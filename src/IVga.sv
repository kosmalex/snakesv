==> flow/design.v <==
package snakePkg;
    parameter N_1039 = $clog2(1039);
    parameter N_665 = $clog2(665);
    parameter N_800 = $clog2(800);
    parameter N_600 = $clog2(600);
    typedef logic[7:0] byte_t;
    typedef enum {EQ, GT, LT, GE, LE} cmp_t; 
    typedef struct packed {
        logic[9:0] x;
        logic[9:0] y;
    }pt2D;
endpackage
module Compare
#(
    parameter N = 4,
    parameter comp_t = 0,
    parameter logic suc_val = 1'b1
)
(
    input logic[N - 1:0] comp, to,
    output logic res
);
always_comb begin
    case(comp_t)
        3'd0: res = comp == to ? suc_val : !suc_val;
        3'd1: res = comp > to ? suc_val : !suc_val;
        3'd2: res = comp < to ? suc_val : !suc_val;
        3'd3: res = comp >= to ? suc_val : !suc_val;
        3'd4: res = comp <= to ? suc_val : !suc_val;
        default: res = suc_val;
    endcase
end
endmodule
import snakePkg::*;
module IVga
(
    input logic rst, clk,
    input logic[3:0] r, g, b,
    output logic hsync, vsync,
    output logic[3:0] R, G, B,
    output logic[N_1039 - 1:0] ppc,
    output logic[N_665 - 1:0] plc
);
logic snd_blck;
logic[1:0] blck;
assign snd_blck = |blck;
logic pxlClk;
always_ff @(posedge clk) begin : pixelClock
    if(rst)
        pxlClk <= 1'b1;
    else
        pxlClk <= ~pxlClk;
end
always_ff @(posedge clk) begin : perPxlCounter
    if (rst)
        ppc <= 0;
    else if(pxlClk) begin
        if(ppc != 1039)
            ppc <= ppc + 1;
        else
            ppc <= 0;
    end
end
always_ff @(posedge clk) begin : perLineCounter
    if (rst)
        plc <= 0;
    else if(pxlClk) begin
        if (ppc == 1039) begin
            if(plc != 665)
                plc <= plc + 1;
            else
                plc <= 0;
        end
    end
end
always_ff @(posedge clk) begin : Final_Color
    if(rst) {R, G, B} <= 0;
    else if(snd_blck) {R, G, B} <= 0;
    else {R, G, B} <= {r, g, b};
end
SyncHV sync_sig(.ppc(ppc), .plc(plc), .hsync(hsync), .vsync(vsync));
Compare #(.N(11), .comp_t(GT), .suc_val(1'b1)) gt_800(.comp(ppc), .to(10'd800), .res(blck[0]));
Compare #(.N(10), .comp_t(GT), .suc_val(1'b1)) gt_600(.comp(plc), .to(10'd600), .res(blck[1]));
endmodule
import snakePkg::*;
module SyncHV
(
    input logic[N_1039-1:0] ppc,
    input logic[N_665-1:0] plc,
    output logic hsync, vsync
);
logic[1:0] h, v;
Compare #(.N(11), .suc_val(1'b1), .comp_t(LT)) lt_976(.comp(ppc), .to(10'd976), .res(h[0]));
Compare #(.N(11), .suc_val(1'b1), .comp_t(GT)) gt_856(.comp(ppc), .to(10'd856), .res(h[1]));
Compare #(.N(10), .suc_val(1'b1), .comp_t(LT)) lt_643(.comp(plc), .to(10'd643), .res(v[0]));
Compare #(.N(10), .suc_val(1'b1), .comp_t(GT)) gt_637(.comp(plc), .to(10'd637), .res(v[1]));
assign hsync = ~(&h);
assign vsync = ~(&v);
endmodule
# --- Tool chain data of IVga ---
# The steps from the RTL of IVga to its reports follow in flow order.
# Line numbers count from 1 in the design file above.
# Operators carry their Yosys type and port widths (W data, S select, Z words).
# Library cell names are shortened.
design:
  top: "IVga"
  clk_port: "clk"
  lib: "sky130hd"
  lib_corner: "tt_025C_1v80"

# --- Word-level counts ---
# Counts by Yosys on the flattened word-level netlist (proc, flatten, opt, wreduce; memories kept). Register bits leave out memories and registers merged into their read ports (data or address); mux counts leave out enables and synchronous resets folded into registers. Print and check cells are left out. Cells with the same type and inputs are merged into one.
word_totals:
  register_bits: 34
  elab_cells: 32
  in_bits: 14
classes:
  addsub: 2
  reduce_and_logical: 4
  cmp: 6
  logic: 3
  equal: 3
  n_mux: 8
op_table:
  columns: ["cell", "n"]
  rows:
  - ["$gt A11 B10 Y1 const B", 2]
  - ["$gt A10 B10 Y1 const B", 2]
  - ["$add A11 B1 Y11 const B", 1]
  - ["$lt A11 B10 Y1 const B", 1]
  - ["$eq A11 B11 Y1 const B", 1]
  - ["$ne A11 B11 Y1 const B", 1]
  - ["$mux W11", 1]
  - ["$add A10 B1 Y10 const B", 1]
  - ["$lt A10 B10 Y1 const B", 1]
  - ["$ne A10 B10 Y1 const B", 1]
  - ["$mux W10", 1]
  - ["$reduce_and A2 Y1", 3]
  - ["$mux W1", 6]
  - ["$not A1 Y1", 3]
  - ["$reduce_or A3 Y1", 1]

# --- Depth ---
# Depth = most cells in a row (Yosys ltp): at word level without a register or memory, in the mapped netlist without a sequential cell, where the memories' decode and read muxes count.
depth:
  ltp_word: 4
  ABC_AREA: 0
  mapped_depth: 7

# --- Mapped cells and area ---
# Source: synth_stat.txt of the flow (Yosys; design flattened, memories mapped). It holds for the ABC_AREA given above (unset counts as 0); a run with the other value may have another netlist.
synth_totals:
  n_buf: 8
  stdcells: 174
  sequential_area_um2: 680.7
  ffs: 34
  synth_area_um2: 1640.3
types:
  columns: ["cell_type", "n", "type_area_um2"]
  rows:
  - ["dfxtp_1", 34, 680.653]
  - ["nor3b_2", 11, 137.632]
  - ["ha_1", 6, 75.072]
  - ["nor2_1", 20, 75.072]
  - ["xnor2_1", 7, 61.309]
  - ["nand4_1", 9, 56.304]
  - ["xor2_1", 6, 52.55]
  - ["nand2_1", 11, 41.29]
  - ["a21oi_1", 7, 35.034]
  - ["o21ai_0", 7, 35.034]
  - ["nand3_1", 6, 30.029]
  - ["or3_1", 4, 25.024]
  - ["buf_6", 2, 22.522]
  - ["inv_1", 6, 22.522]
  - ["nor4_4", 1, 21.27]
  - ["buf_2", 4, 20.019]
  - ["and3_1", 3, 18.768]
  - ["nor3b_1", 2, 15.014]
# Not listed: further types 23, cells in them 28.
# By module: a second synthesis without flattening, with its own total; a netlist apart from the flattened one above.
unflattened:
  cells_unflattened: 358
  area_unflattened_um2: 2942.8
# Rows give one instance, submodules left out.
modules:
  columns: ["mod", "n_inst", "mod_seq_area_um2", "n_cells", "mod_area_um2"]
  rows:
  - ["IVga", 1, 680.7, 143, 1373.8]
  - ["Compare", 2, 0.0, 37, 280.3]
  - ["Compare", 2, 0.0, 35, 252.7]
  - ["Compare", 1, 0.0, 35, 252.7]
  - ["Compare", 1, 0.0, 32, 235.2]
  - ["SyncHV", 1, 0.0, 4, 15.0]

# --- Worst setup path after synthesis ---
# Path of least setup slack by OpenSTA after synthesis, without wires, with an ideal clock, recovery checks aside; 20% of the period is set as input and as output delay. Where synthesis merged equal registers, the netlist keeps one of their names.
synth_path:
  kind: "register to register"
  from: "reg ppc[0]"
  to: "reg plc[9]"
  arrival_ps: 1666
  setup_slack_ps: 128
  path_buffers: 1
  setup_ps: 66
  t_first_pin_ps: 0
  clock_period_ps: 1860
  path_stages: 7
  delay_ps: 1732
  synth_period_reached_ps: 1732
# "delay_ps" = arrival - input delay + setup time.
# "path_stages": output pins that drive a net of the path, with the launching flip-flop's if there is one; two outputs of one cell count as two.
# "synth_period_reached_ps" is the clock period less the worst setup slack; recovery checks do not enter. This is arithmetic on one report: input and output delays are still those of the set period (20% each).
# The rows between start and end are the longest chain of elaborated cells between them; the timing report does not say that the signal goes this way. Where chains are equally long, one stands for them.
# Each line given opens the expression or statement behind the cell; cells for indexed reads and writes are added by Yosys, which also makes memories of some case tables.
# At most two assigning lines are given for a register; there are more.
synth_between:
  path_cell_list: "dfxtp_1 ha_1 and4_2 buf_2 nand4_2 or3_1 a21oi_2"
  elab_chain_len: 2
synth_lines:
  columns: ["item", "line", "rtl"]
  rows:
  - ["start: declaration", 41, "output logic[N_1039 - 1:0] ppc,"]
  - ["start: assignment", 56, "ppc <= 0;"]
  - ["start: assignment", 59, "ppc <= ppc + 1;"]
  - ["$eq A11 B11 Y1", 68, "if (ppc == 1039) begin"]
  - ["$reduce_and A2 Y1", null, null]
  - ["end: assignment", 66, "plc <= 0;"]
  - ["end: assignment", 70, "plc <= plc + 1;"]
  - ["end: declaration", 42, "output logic[N_665 - 1:0] plc"]

# --- Worst path after layout ---
# Path of least setup slack in the final report of stored run 1 (OpenROAD, finished layout, wires in). Where an end is a register, its clock arrival counts in the times.
# The path's times are printed in steps of 10 ps; the period is the one set.
layout_path:
  kind: "register to output"
  from: "reg plc[5]"
  to: "out vsync"
  arrival_ps: 1590
  clock_period_ps: 2240
  path_buffers: 2
  setup_slack_ps: 200
  t_first_pin_ps: 350
  path_stages: 7
  output_delay_ps: 450
# The rows between start and end are the longest chain of elaborated cells between them; the timing report does not say that the signal goes this way. Where chains are equally long, one stands for them.
# At most two assigning lines are given for a register; there are more.
layout_between:
  path_cell_list: "dfxtp_4 buf_6 nor4b_4 nand2_1 o41ai_4 nand2_1 buf_2"
  elab_chain_len: 4
layout_lines:
  columns: ["item", "line", "rtl"]
  rows:
  - ["start: declaration", 42, "output logic[N_665 - 1:0] plc"]
  - ["start: assignment", 66, "plc <= 0;"]
  - ["start: assignment", 70, "plc <= plc + 1;"]
  - ["$gt A10 B10 Y1", 26, "3'd1: res = comp > to ? suc_val : !suc_val;"]
  - ["$mux W1", 26, null]
  - ["$reduce_and A2 Y1", 98, "assign vsync = ~(&v);"]
  - ["$not A1 Y1", 98, null]
  - ["end: declaration", 39, "output logic hsync, vsync,"]

Wiki page: IVga / flow data

Top module IVga; platform sky130hd; tools Yosys and OpenROAD; 2 stored runs in no particular order. Input and output delays are each 20% of the period that was set; the output load is 0.01 pF.
"timing.achieved_period_ps" is the run's clock period less its worst setup slack. It is reckoned from that one timing run; input and output delays stay at 20% of the period that was set.
"worst_path_time_ps" means the part of the period allowed to the worst setup path (the constraints hold back 20% at inputs and 20% at outputs) less its slack; where the path has registers, the arrival times of their clocks count too.
By "power_total_mw" is meant OpenSTA's value without simulated activity: inputs other than the clock are taken to toggle once in ten clock periods, and the tool carries that through the logic.
"worst_path_time_ps" is given in steps of 10 ps.

--- stored run 1 ---
==> flow/run.sh <==
#!/bin/bash
# the make line also repeats the synthesis and layout settings of config.mk as NAME=value (left out here)
make -C /OpenROAD-flow-scripts/flow DESIGN_CONFIG=/design/flow/config.mk WORK_HOME=/design/flow/orfs CLKGATE_MAP_FILE= finish
==> flow/config.mk <==
export PLATFORM = sky130hd
export DESIGN_NAME = IVga
export DESIGN_NICKNAME = IVga
export VERILOG_FILES = /design/flow/design.v
export SDC_FILE = /design/flow/constraint.sdc
export NUM_CORES = 4
export LEC_CHECK = 0
export ABC_AREA = 0
export CAP_MARGIN = 20
export CELL_PAD_IN_SITES_GLOBAL_PLACEMENT = 0
export CORE_MARGIN = 5
export CORE_UTILIZATION = 49
export CTS_CLUSTER_SIZE = 73
export GPL_ROUTABILITY_DRIVEN = 0
export GPL_TIMING_DRIVEN = 1
export PLACE_DENSITY = 0.86
export SETUP_SLACK_MARGIN = 0.47
export SLEW_MARGIN = 20
==> flow/constraint.sdc <==
create_clock -name core_clock -period 2.24 [get_ports {clk}]
set_input_delay 0.4480 -clock core_clock [delete_from_list [all_inputs] [get_ports {clk}]]
set_output_delay 0.4480 -clock core_clock [all_outputs]
set_load 0.01 [all_outputs]

==> results, as YAML <==
results:
  finish.utilization_pct: 79.2
  die_um2: 4605.0
  finalCellArea_um2: 2600.0
  power_total_mw: 1.146
  timing.setup.ws_ps: 198
  worst_path_time_ps: 1590
  critical_path_type: "register to output"
  final_setup_tns_ps: 0
  hold_ws_ps: 520
  timing.achieved_period_ps: 2042
  synth_chip_area_um2: 1640.3

--- stored run 2 ---
==> flow/run.sh <==
#!/bin/bash
# the make line also repeats the synthesis and layout settings of config.mk as NAME=value (left out here)
make -C /OpenROAD-flow-scripts/flow DESIGN_CONFIG=/design/flow/config.mk WORK_HOME=/design/flow/orfs CLKGATE_MAP_FILE= finish
==> flow/config.mk <==
export PLATFORM = sky130hd
export DESIGN_NAME = IVga
export DESIGN_NICKNAME = IVga
export VERILOG_FILES = /design/flow/design.v
export SDC_FILE = /design/flow/constraint.sdc
export NUM_CORES = 4
export LEC_CHECK = 0
export CAP_MARGIN = 20
export CELL_PAD_IN_SITES_DETAIL_PLACEMENT = 1
export CORE_ASPECT_RATIO = 1.7
export CORE_MARGIN = 7
export CORE_UTILIZATION = 28
export CTS_CLUSTER_SIZE = 10
export GPL_TIMING_DRIVEN = 0
export MAX_ROUTING_LAYER = met4
export PLACE_DENSITY_LB_ADDON = 0.08
export SLEW_MARGIN = 20
export TNS_END_PERCENT = 60
==> flow/constraint.sdc <==
create_clock -name core_clock -period 2.6 [get_ports {clk}]
set_input_delay 0.5200 -clock core_clock [delete_from_list [all_inputs] [get_ports {clk}]]
set_output_delay 0.5200 -clock core_clock [all_outputs]
set_load 0.01 [all_outputs]

==> results, as YAML <==
results:
  finish.utilization_pct: 41.1
  die_um2: 8273.5
  finalCellArea_um2: 2332.2
  power_total_mw: 1.127
  timing.setup.ws_ps: 140
  worst_path_time_ps: 1940
  critical_path_type: "register to output"
  final_setup_tns_ps: 0
  hold_ws_ps: 519
  timing.achieved_period_ps: 2460
  synth_chip_area_um2: 1640.3
